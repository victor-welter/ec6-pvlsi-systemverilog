==> flow/design.v <==
module DisplayDecoder 
(
    input  logic [3:0] bcd_i,
    output logic [6:0] seg_o
);
    always_comb begin
        case (bcd_i)
            4'h0: seg_o = 7'b1111110;
            4'h1: seg_o = 7'b0110000;
            4'h2: seg_o = 7'b1101101;
            4'h3: seg_o = 7'b1111001;
            4'h4: seg_o = 7'b0110011;
            4'h5: seg_o = 7'b1011011;
            4'h6: seg_o = 7'b1011111;
            4'h7: seg_o = 7'b1110000;
            4'h8: seg_o = 7'b1111111;
            4'h9: seg_o = 7'b1111011;
            4'hA: seg_o = 7'b1110111;
            4'hB: seg_o = 7'b0011111;
            4'hC: seg_o = 7'b1001110;
            4'hD: seg_o = 7'b0111101;
            4'hE: seg_o = 7'b1001111;
            4'hF: seg_o = 7'b1000111;
        endcase
    end
endmodule
module DisplayMux
#(
    parameter SEG_CNT   = 4,
    parameter FPGA_FREQ = 50_000_000
)
(
    input  logic                        clk_i,
    input  logic                        rst_n_i,
    input  logic [(SEG_CNT - 1):0]      en_i,
    input  logic [(SEG_CNT - 1):0][7:0] seg_i,
    output logic [(SEG_CNT - 1):0]      dig_o,
    output logic                  [7:0] seg_o
);
    localparam DESIRED_FREQ = 1_000 * SEG_CNT;
    localparam DIVIDER_FREQ = FPGA_FREQ / DESIRED_FREQ;
    logic [($clog2(DIVIDER_FREQ) - 1):0] timer;
    always_ff @(posedge clk_i or negedge rst_n_i) begin
        if (!rst_n_i) begin
            timer <= '0;
        end 
        else begin
            if (timer == DIVIDER_FREQ)
                timer <= '0;
            else
                timer <= timer + 1'b1;
        end
    end
    logic [($clog2(SEG_CNT) - 1):0] active;
    always_ff @(posedge clk_i or negedge rst_n_i) begin
        if (!rst_n_i) begin
            active <= '0;
        end
        else begin
            if (timer == '0) begin
                if (active == (SEG_CNT - 1))
                    active <= '0;
                else
                    active <= active + 1'b1;
            end
        end
    end
    assign seg_o = seg_i[active];
    logic [(SEG_CNT - 1):0] dig;
    always_comb begin
        dig         = '0;
        dig[active] = 1'b1;
    end
    assign dig_o = (dig & en_i);
endmodule
module exe_10 
(
    input  logic clk_i,
    input  logic rst_n_i,
    output logic [3:0] disp_en_n_o,
    output logic [7:0] segment_n_o
);
    logic [3:0] digit;
    assign disp_en_n_o = ~digit;
    logic [7:0] segment;
    assign segment_n_o = ~segment;
    logic [3:0][7:0] bcds;
    logic [3:0] enable;
    DisplayMux
    mux (
        .clk_i   (clk_i  ),
        .rst_n_i (rst_n_i),
        .en_i    (enable ),
        .seg_i   (bcds   ),
        .dig_o   (digit  ),
        .seg_o   (segment)
    );
    parameter FPGA_FREQ = 50_000_000;
    parameter DECI_DIV  = FPGA_FREQ / 10;
    logic [($clog2(DECI_DIV) - 1):0] timer;
    always_ff @(posedge clk_i or negedge rst_n_i) begin
        if (!rst_n_i) begin
            timer <= 1'b1;
        end
        else begin
            timer <= timer + 1'b1;
            if (timer == DECI_DIV)
                timer <= '0;
        end
    end
    logic [3:0] deci;
    logic [3:0] seconds;
    logic [3:0] tens;
    logic [3:0] hundreds;
    always_ff @(posedge clk_i or negedge rst_n_i) begin
        if (!rst_n_i) begin
            deci     <= '0;
            seconds  <= '0;
            tens     <= '0;
            hundreds <= '0;
        end
        else begin
            if (timer == '0) begin
                deci <= deci + 1'b1;
                if (deci == 4'h9) begin
                    deci <= '0;
                    seconds <= seconds + 1'b1;
                    if (seconds == 4'h9) begin
                        seconds <= '0;
                        tens <= tens + 1'b1;
                        if (tens == 4'h9) begin
                            tens <= '0;
                            hundreds <= hundreds + 1'b1;
                            if (hundreds == 4'h9) begin
                                hundreds <= '0;
                            end
                        end
                    end
                end
            end
        end
    end
    DisplayDecoder
    dec_deci (
        .bcd_i(deci),
        .seg_o(bcds[0][7:1])
    );
    assign bcds[0][0] = 1'b0;
    DisplayDecoder
    dec_seconds (
        .bcd_i(seconds),
        .seg_o(bcds[1][7:1])
    );
    assign bcds[1][0] = 1'b1;
    DisplayDecoder
    dec_tens (
        .bcd_i(tens),
        .seg_o(bcds[2][7:1])
    );
    assign bcds[2][0] = 1'b0;
    DisplayDecoder
    dec_hundreds (
        .bcd_i(hundreds),
        .seg_o(bcds[3][7:1])
    );
    assign bcds[3][0] = 1'b0;
    assign enable[3] = (hundreds != '0);
    assign enable[2] = (tens != '0) || enable[3];
    assign enable[1] = 1'b1;
    assign enable[0] = 1'b1;
endmodule
Reports on exe_10
What the tools print for exe_10, step after step.
Lines are those of the file above, counted from 1.
Operators: Yosys type, input widths -> output width; for muxes data width and select width s.
{ "inputs": {"top_module": "exe_10", "clock_port": "clk_i", "lib": "sky130hd", "lib_corner": "tt_025C_1v80"} }

After elaboration
Counts by Yosys on the flattened word-level netlist (proc, flatten, opt, wreduce; memories kept). Register bits leave out memories and registers merged into their read ports (data or address); mux counts leave out enables and synchronous resets folded into registers. Print and check cells are left out. Cells with the same type and inputs are merged into one.
Yosys's memory passes give these memory sizes; they may raise the number of words (mostly to a power of two), join words into wider ones and drop unused or constant bits.
{ "bits": {"regBits": 55, "rom_bits": 448, "n_memories": 4, "input_bits": 2, "output_inout_bits": 12} }
{ "memory_table": {"columns": ["name", "words", "word_bits", "read_ports", "wr", "line", "text"], "rows": [
  ["(no name shown)", 16, 7, 1, 0, 7, "case (bcd_i)"],
  ["(no name shown)", 16, 7, 1, 0, 7, null],
  ["(no name shown)", 16, 7, 1, 0, 7, null],
  ["(no name shown)", 16, 7, 1, 0, 7, null]
]} }
{ "classes": {"n_reduce_logical": 8, "n_mux": 7, "n_addsub": 8, "shift": 2, "n_eq": 7, "bitwise": 3} }
{ "ops": {"columns": ["cell", "count"], "rows": [
  ["$shiftx 32x6->8", 1],
  ["$add 23x1->23 const B", 1],
  ["$eq 23x23->1 const B", 1],
  ["$logic_not 23->1", 1],
  ["$mux 23", 1],
  ["$add 4x1->4 const B", 4],
  ["$eq 4x4->1 const B", 4],
  ["$mux 4", 4],
  ["$add 14x1->14 const B", 1],
  ["$eq 14x14->1 const B", 1],
  ["$logic_not 14->1", 1],
  ["$mux 14", 1],
  ["$reduce_bool 4->1", 2],
  ["$not 8->8", 1],
  ["$shift 1x3->4 const A", 1],
  ["$and 4x4->4", 1],
  ["$not 4->4", 1],
  ["$reduce_and 4->1", 1],
  ["$neg 2->3", 1],
  ["$reduce_and 3->1", 1],
  ["$add 2x1->2 const B", 1],
  ["$eq 2x2->1 const B", 1],
  ["$reduce_and 2->1", 1],
  ["$mux 2", 1],
  ["$logic_or 1x1->1", 1]
]} }

Longest topological paths
Longest topological path by Yosys (ltp), each cell counted once; first at word level (registers and memories cut), then after technology mapping (sequential cells cut; the memories' decode and read muxes count).
{ "depth": {"word_depth": 4, "abc_area": 0, "depth_mapped": 7, "mapped_depth_nobuf": 6} }

Synthesis result
Source: synth_stat.txt of the flow (Yosys; design flattened, memories mapped). It holds for the ABC_AREA given above (unset counts as 0); a run with the other value may have another netlist.
{ "synth_totals": {"area_um2": 3953.8, "stdcells": 411, "flip_flops": 55, "buffers": 20} }
{ "types": {"columns": ["cell", "count", "area_total_um2"], "rows": [
  ["sky130_fd_sc_hd__dfrtp_1", 54, 1.35E+03],
  ["sky130_fd_sc_hd__ha_1", 29, 362.848],
  ["sky130_fd_sc_hd__mux2_2", 14, 157.651],
  ["sky130_fd_sc_hd__mux4_2", 7, 157.651],
  ["sky130_fd_sc_hd__xnor2_1", 17, 148.893],
  ["sky130_fd_sc_hd__mux2i_1", 13, 130.125],
  ["sky130_fd_sc_hd__nor2_1", 31, 116.362],
  ["sky130_fd_sc_hd__inv_1", 29, 108.854],
  ["sky130_fd_sc_hd__nand2_1", 23, 86.333],
  ["sky130_fd_sc_hd__o31ai_1", 11, 82.579],
  ["sky130_fd_sc_hd__xor2_1", 9, 78.826],
  ["sky130_fd_sc_hd__nand3_1", 15, 75.072],
  ["sky130_fd_sc_hd__nand4_1", 11, 68.816],
  ["sky130_fd_sc_hd__o21ai_0", 13, 65.062],
  ["sky130_fd_sc_hd__nor3_1", 12, 60.058],
  ["sky130_fd_sc_hd__clkbuf_1", 15, 56.304],
  ["sky130_fd_sc_hd__nor4_1", 9, 56.304],
  ["sky130_fd_sc_hd__a21oi_1", 10, 50.048]
]} }
Other cell types: 38; their cells: 89.
The figures by module come from a second, unflattened synthesis with its own total; it is not the netlist above.
{ "hier_totals": {"hier_cells": 440, "hier_area_um2": 4359.2} }
Rows give one instance, submodules left out.
{ "by_module": {"columns": ["mod", "n_inst", "mod_seq_area_um2", "cells", "mod_area_um2"], "rows": [
  ["exe_10", 1, 977.2, 215, 2149.6],
  ["DisplayDecoder", 4, 0.0, 33, 287.8],
  ["DisplayMux", 1, 400.4, 93, 1058.5]
]} }

Timing after synthesis
OpenSTA on the mapped netlist: ideal clock, no wires. The path of least setup slack (recovery checks aside). Input and output delay are each 20% of the period. Register names are those of the netlist, which keeps one name where synthesis merged equal registers.
{ "synth_timing": {"kind": "flip-flop to output port", "from": "register hundreds[0]", "to": "output port segment_n_o[4]", "setup_slack_ps": 39, "launch_ps": 0, "path_delay_ps": 1777, "t_arrival_ps": 1777, "clock_period_ps": 2270, "path_buffers": 0, "path_stages": 6, "period_less_setup_slack_ps": 2231} }
"path_delay_ps" = arrival - input delay + setup time.
A path that ends at an output port has no setup time.
"path_stages": output pins that drive a net of the path, with the launching flip-flop's if there is one; two outputs of one cell count as two.
"period_less_setup_slack_ps" is the clock period less the worst setup slack; recovery checks do not enter. This is arithmetic on one report: input and output delays are still those of the set period (20% each).
Between the ends stands the longest chain of elaborated cells between them, by number of cells; it is not shown to be the way that was timed. Of several equally long chains one is given.
Each line given opens the expression or statement behind the cell; cells for indexed reads and writes are added by Yosys, which also makes memories of some case tables.
A memory read counts as a cell of the chain, while the word-level depth stops at memories.
A register here has more assigning lines than the two given.
{ "synth_via": {"path_cell_list": "sky130_fd_sc_hd__dfrtp_1 -> sky130_fd_sc_hd__inv_1 -> sky130_fd_sc_hd__ha_1 -> sky130_fd_sc_hd__inv_1 -> sky130_fd_sc_hd__mux4_2 -> sky130_fd_sc_hd__mux4_2", "elab_chain_len": 3, "cone_cells": 3, "cone_lines": 3, "cone_classes": "shift: 1; logic: 1; memory: 1"} }
{ "synth_rtl": {"columns": ["element", "line", "text"], "rows": [
  ["start: declaration", 114, "logic [3:0] hundreds;"],
  ["start: assignment", 120, "hundreds <= '0;"],
  ["start: assignment", 133, "hundreds <= hundreds + 1'b1;"],
  ["$mem_v2 16x7", 7, "case (bcd_i)"],
  ["$shiftx 32x6->8", 68, "assign seg_o = seg_i[active];"],
  ["$not 8->8", 86, "assign segment_n_o = ~segment;"],
  ["end: declaration", 81, "output logic [7:0] segment_n_o"]
]} }

Worst path after layout
Path of least setup slack in the final report of flow run 1 (OpenROAD, finished layout, wires in). Where an end is a register, its clock arrival counts in the times.
The path's times are printed in steps of 10 ps; the period is the one set.
{ "layout_timing": {"kind": "flip-flop to output port", "from": "register hundreds[1]", "to": "output port segment_n_o[4]", "path_buffers": 1, "clock_period_ps": 2330, "path_stages": 7, "t_arrival_ps": 2240, "launch_ps": 320, "setup_slack_ps": -380} }
Between the ends stands the longest chain of elaborated cells between them, by number of cells; it is not shown to be the way that was timed. Of several equally long chains one is given.
A memory read counts as a cell of the chain, while the word-level depth stops at memories.
A register here has more assigning lines than the two given.
{ "layout_via": {"path_cell_list": "sky130_fd_sc_hd__dfrtp_1 -> sky130_fd_sc_hd__inv_2 -> sky130_fd_sc_hd__ha_4 -> sky130_fd_sc_hd__inv_2 -> sky130_fd_sc_hd__mux4_2 -> sky130_fd_sc_hd__mux4_2 -> sky130_fd_sc_hd__buf_6", "elab_chain_len": 3, "cone_cells": 3, "cone_lines": 3, "cone_classes": "shift: 1; logic: 1; memory: 1"} }
{ "layout_rtl": {"columns": ["element", "line", "text"], "rows": [
  ["start: declaration", 114, "logic [3:0] hundreds;"],
  ["start: assignment", 120, "hundreds <= '0;"],
  ["start: assignment", 133, "hundreds <= hundreds + 1'b1;"],
  ["$mem_v2 16x7", 7, "case (bcd_i)"],
  ["$shiftx 32x6->8", 68, "assign seg_o = seg_i[active];"],
  ["$not 8->8", 86, "assign segment_n_o = ~segment;"],
  ["end: declaration", 81, "output logic [7:0] segment_n_o"]
]} }

==> results <==
Module exe_10, platform sky130hd: 2 stored runs of the flow (Yosys, OpenROAD) with differing settings, in no particular order. Input and output delays are each 20% of the period that was set; the output load is 0.01 pF.
By "period_less_ws_ps" is meant the clock period of the run minus its worst setup slack. This is arithmetic on one report: input and output delays are still those of the set period (20% each).
By "worst_path_time_ps" is meant the share of the clock period that the worst setup path is allowed (20% is reserved at inputs, 20% at outputs), minus its slack. Clock arrival times at its registers enter into it.
"fin_power_uw" is the tool's figure for a default switching activity; nothing was simulated.
"worst_path_time_ps" is known to 10 ps.
[
  {
    "run": "flow run 1",
    "settings": { "period_ns": 2.33, "SETUP_SLACK_MARGIN": 0.06, "CAP_MARGIN": 20, "CORE_MARGIN": 2, "CORE_UTILIZATION": 40, "SLEW_MARGIN": 20 },
    "results": { "total_negative_slack_ps": -1503, "worst_path_time_ps": 2240, "critical_path_kind": "flip-flop to output port", "fin_power_uw": 1651, "finish.utilization_frac": 0.547, "timing.setup.ws_ps": -381, "die_um2": 10695.7, "period_less_ws_ps": 2711, "synthesis_area_um2": 3953.8 }
  },
  {
    "run": "flow run 2",
    "settings": { "period_ns": 2.34, "CORE_UTILIZATION": 24, "SETUP_SLACK_MARGIN": 0.63, "PLACE_DENSITY_LB_ADDON": 0.01, "CORE_ASPECT_RATIO": 1.64, "CTS_CLUSTER_DIAMETER": 217, "SLEW_MARGIN": 20, "MAX_ROUTING_LAYER": "met5", "CAP_MARGIN": 20, "CORE_MARGIN": 2 },
    "results": { "total_negative_slack_ps": -1254, "worst_path_time_ps": 2240, "critical_path_kind": "flip-flop to output port", "fin_power_uw": 1786, "finish.utilization_frac": 0.402, "timing.setup.ws_ps": -371, "die_um2": 17548.4, "period_less_ws_ps": 2711, "synthesis_area_um2": 3953.8 }
  }
]
